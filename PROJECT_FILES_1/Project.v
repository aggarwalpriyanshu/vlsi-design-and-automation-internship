==> flow/design.v <==
`timescale 1ns / 1ps
module digital_safe (
    input clk,
    input rst,
    input [31:0] entered_code,
    input [31:0] master_code,
    input [31:0] duress_code,
    input reset_code_button,
    input [31:0] new_code,
    input confirm_reset,
    output reg unlocked,
    output reg alert
);
    reg [1:0] attempts;
    reg [31:0] current_code;
    reg locked;
    reg [19:0] lock_timer;
    localparam MAX_ATTEMPTS = 2'd3;
    localparam LOCK_TIME = 20'd15_000_000;  
    always @(posedge clk or posedge rst) begin
        if (rst) begin
            current_code <= 32'h12345678;
            attempts <= 0;
            locked <= 0;
            lock_timer <= 0;
            unlocked <= 0;
            alert <= 0;
        end else begin
            if (locked) begin
                if (lock_timer > 0)
                    lock_timer <= lock_timer - 1;
                else begin
                    locked <= 0;
                    attempts <= 0;
                end
            end else if (reset_code_button && confirm_reset) begin
                current_code <= new_code;
            end else begin
                if (entered_code == current_code || entered_code == master_code) begin
                    unlocked <= 1;
                    alert <= 0;
                    attempts <= 0;
                end else if (entered_code == duress_code) begin
                    unlocked <= 1;
                    alert <= 1;
                    attempts <= 0;
                end else begin
                    attempts <= attempts + 1;
                    if (attempts == MAX_ATTEMPTS - 1) begin
                        locked <= 1;
                        lock_timer <= LOCK_TIME;
                        unlocked <= 0;
                        alert <= 0;
                    end
                end
            end
        end
    end
endmodule
# Tool chain data of digital_safe
# Tool output for the design above, in the order of the flow.
# Line numbers count from 1 in the design file above.
# Operators: Yosys type, input widths -> output width; for muxes data width and select width s.
# The mark n/a stands for no value.
[inputs]
top = "digital_safe"
clock = "clk"
lib = "sky130hd"
lib_corner = "tt_025C_1v80"

# Word level
# Counts by Yosys on the flattened word-level netlist (proc, flatten, opt, wreduce; memories kept). Register bits leave out memories and registers merged into their read ports (data or address). Print and check cells are left out. Cells with the same type and inputs are merged into one.
[classes]
n_addsub = 2
compare = 1
equal = 9
muxes = 21
logic = 2
reduce_logical = 8
[ops]
columns = ["op", "n"]
rows = [
  ["$mux 20", 6],
  ["$eq 32x32->1", 3],
  ["$sub 20x1->20 const B", 1],
  ["$gt 20x1->1 const B", 1],
  ["$mux 1", 10],
  ["$mux 2", 5],
  ["$ne 2x2->1 const B", 4],
  ["$reduce_and 5->1", 1],
  ["$reduce_and 2->1", 2],
  ["$reduce_and 3->1", 1],
  ["$reduce_bool 3->1", 1],
  ["$not 1->1", 2],
  ["$add 2x1->2 const B", 1],
  ["$ne 2x1->1 const B", 1],
  ["$eq 2x2->1 const B", 1],
  ["$reduce_bool 2->1", 1],
  ["$logic_and 1x1->1", 1],
  ["$logic_or 1x1->1", 1],
]
[word_totals]
regBits = 57
input_bits = 132
out_inout_bits = 2
elab_cells = 49

# Longest topological paths
# Depth = most cells in a row (Yosys ltp): at word level without a register or memory, in the mapped netlist without a sequential cell, where the memories' decode and read muxes count.
[depth]
ltp_word = 6
ABC_AREA = 0
depth_mapped = 9
mapped_depth_nobuf = 9

# Netlist
# Yosys stat after the flow's synthesis: flattened, memories mapped to cells. It holds for the ABC_AREA given above (unset counts as 0); a run with the other value may have another netlist.
[mapped]
stdcells = 343
synth_area_mm2 = 0.0035772
seqArea_mm2 = 0.0014426
flip_flops = 57
buf_cells = 8
[by_type]
columns = ["type", "n", "type_area_um2"]
rows = [
  ["sky130_fd_sc_hd__dfrtp_1", 44, 1.1E+03],
  ["sky130_fd_sc_hd__xor2_1", 97, 849.565],
  ["sky130_fd_sc_hd__mux2_2", 32, 360.346],
  ["sky130_fd_sc_hd__dfstp_2", 13, 341.578],
  ["sky130_fd_sc_hd__nor4_1", 25, 156.4],
  ["sky130_fd_sc_hd__nor2_1", 22, 82.579],
  ["sky130_fd_sc_hd__nand2_1", 19, 71.318],
  ["sky130_fd_sc_hd__a31oi_1", 9, 56.304],
  ["sky130_fd_sc_hd__a21oi_1", 11, 55.053],
  ["sky130_fd_sc_hd__nand4_1", 8, 50.048],
  ["sky130_fd_sc_hd__xnor2_1", 5, 43.792],
  ["sky130_fd_sc_hd__nor3_1", 8, 40.038],
  ["sky130_fd_sc_hd__o21ai_0", 8, 40.038],
  ["sky130_fd_sc_hd__ha_1", 3, 37.536],
  ["sky130_fd_sc_hd__buf_6", 2, 22.522],
  ["sky130_fd_sc_hd__clkbuf_1", 6, 22.522],
  ["sky130_fd_sc_hd__nand3b_1", 3, 22.522],
  ["sky130_fd_sc_hd__or4_4", 2, 22.522],
]
# Not listed: further types 17, cells in them 26.

# Worst setup path after synthesis
# Source: OpenSTA report_checks on the synthesized netlist (no wires, ideal clock, input and output delay 20% of the period each), path of least setup slack; recovery checks are left aside. Register names are those of the netlist, which keeps one name where synthesis merged equal registers.
[synth_timing]
kind = "reg2reg"
start = "reg lock_timer[15]"
end = "reg lock_timer[8]"
tclk_ns = 3.27
setup_time_ns = 0.121
t_first_pin_ns = 0.000
arrival_time_ns = 2.130
required_ns = 3.149
setup_slack_ns = 1.019
path_delay_ns = 2.251
driving_pins = 7
path_buffers = 1
period_less_setup_slack_ns = 2.251
# "path_delay_ns" = arrival - input delay + setup time.
# "driving_pins" counts driving pins, that of a launching flip-flop among them; a cell with two outputs on the path counts twice.
# "period_less_setup_slack_ns" = period - worst setup slack (recovery checks aside). The figure is calculated, with input and output delays left at 20% of the set period.
# Between the ends stands the longest chain of elaborated cells between them, by number of cells; it is not shown to be the way that was timed. Of several equally long chains one is given.
# A line is the first line of the expression or statement that the cell stems from. Yosys adds cells for indexed reads and writes and turns some case tables into memories.
# A register here has more assigning lines than the two given.
[synth_via]
path_cell_list = "sky130_fd_sc_hd__dfrtp_1 sky130_fd_sc_hd__or4_4 sky130_fd_sc_hd__or4_4 sky130_fd_sc_hd__o21ai_4 sky130_fd_sc_hd__o31ai_4 sky130_fd_sc_hd__buf_6 sky130_fd_sc_hd__a22o_1"
elab_chain_cells = 3
cells_between = 5
cone_lines = 2
cone_classes = "1 x compare; 1 x eq/ne; 2 x mux; 1 x reduce/logical"
[synth_rtl]
columns = ["element", "line", "rtl"]
rows = [
  ["start: declaration", 17, "reg [19:0] lock_timer;"],
  ["start: assignment", 25, "lock_timer <= 0;"],
  ["start: assignment", 31, "lock_timer <= lock_timer - 1;"],
  ["$gt 20x1->1", 30, "if (lock_timer > 0)"],
  ["$mux 20", 30, ""],
  ["$mux 20", 29, "if (locked) begin"],
  ["end: assignment", 25, ""],
  ["end: assignment", 31, ""],
  ["end: declaration", 17, ""],
]

# Worst path after layout
# From the final timing report of stored run 1: the path of least setup slack in the routed layout; clock arrival at registers is part of the times.
[layout_timing]
kind = "in2reg"
start = "in entered_code[26]"
end = "reg lock_timer[8]"
tclk_ns = 2.73
input_delay_ns = 0.55
setup_time_ns = 0.10
t_first_pin_ns = 0.55
arrival_time_ns = 2.76
required_ns = 2.96
setup_slack_ns = 0.20
driving_pins = 9
path_buffers = 2
# Between the ends stands the longest chain of elaborated cells between them, by number of cells; it is not shown to be the way that was timed. Of several equally long chains one is given.
# A register here has more assigning lines than the two given.
[layout_via]
path_cell_list = "sky130_fd_sc_hd__clkdlybuf4s50_1 sky130_fd_sc_hd__xor2_1 sky130_fd_sc_hd__nor4_2 sky130_fd_sc_hd__nand4_1 sky130_fd_sc_hd__o22ai_1 sky130_fd_sc_hd__buf_4 sky130_fd_sc_hd__o31ai_4 sky130_fd_sc_hd__nand3_1 sky130_fd_sc_hd__a22o_1"
elab_chain_cells = 5
cells_between = 11
cone_lines = 4
cone_classes = "5 x eq/ne; 4 x mux; 2 x reduce/logical"
[layout_rtl]
columns = ["element", "line", "rtl"]
rows = [
  ["start: declaration", 5, "input [31:0] entered_code,"],
  ["$eq 32x32->1", 43, "end else if (entered_code == duress_code) begin"],
  ["$mux 20", 43, ""],
  ["$mux 20", 39, "if (entered_code == current_code || entered_code == master_code) begin"],
  ["$mux 20", 36, "end else if (reset_code_button && confirm_reset) begin"],
  ["$mux 20", 29, "if (locked) begin"],
  ["end: assignment", 25, "lock_timer <= 0;"],
  ["end: assignment", 31, "lock_timer <= lock_timer - 1;"],
  ["end: declaration", 17, "reg [19:0] lock_timer;"],
]

# Settings and measured results of 2 stored flow runs for module digital_safe (sky130hd), not sorted in any way. The constraints put input and output delay at 20% of the set period each and load the outputs with 0.01 pF.
# "achievedPeriod_ns": clock period set for the run, less the worst setup slack. It is reckoned from that one timing run; input and output delays stay at 20% of the period that was set.
# "critical_path_time_ns" means the part of the period allowed to the worst setup path (the constraints hold back 20% at inputs and 20% at outputs) less its slack; where the path has registers, the arrival times of their clocks count too.

[[run]]
name = "stored run 1"
[run.settings]
period_ns = 2.73
CAP_MARGIN = 20
CORE_MARGIN = 2
CORE_UTILIZATION = 40
SLEW_MARGIN = 20
[run.results]
total_negative_slack_ns = 0.000
holdWs_ns = 0.499
timing.setup.ws_ns = 0.204
final_die_area_mm2 = 0.0097151
fin_util_frac = 0.635
critical_path_time_ns = 1.98
path_kind = "in2reg"
achievedPeriod_ns = 2.526
synth_chip_area_mm2 = 0.0035772

[[run]]
name = "stored run 2"
[run.settings]
period_ns = 2.52
CORE_UTILIZATION = 37
SETUP_SLACK_MARGIN = 0.31
PLACE_DENSITY_LB_ADDON = 0.28
CELL_PAD_IN_SITES_GLOBAL_PLACEMENT = 0
CELL_PAD_IN_SITES_DETAIL_PLACEMENT = 2
CTS_CLUSTER_SIZE = 65
CTS_CLUSTER_DIAMETER = 170
CAP_MARGIN = 20
CORE_MARGIN = 2
SLEW_MARGIN = 20
[run.results]
outcome = "unfinished; error DPL-0033 in clock tree synthesis"
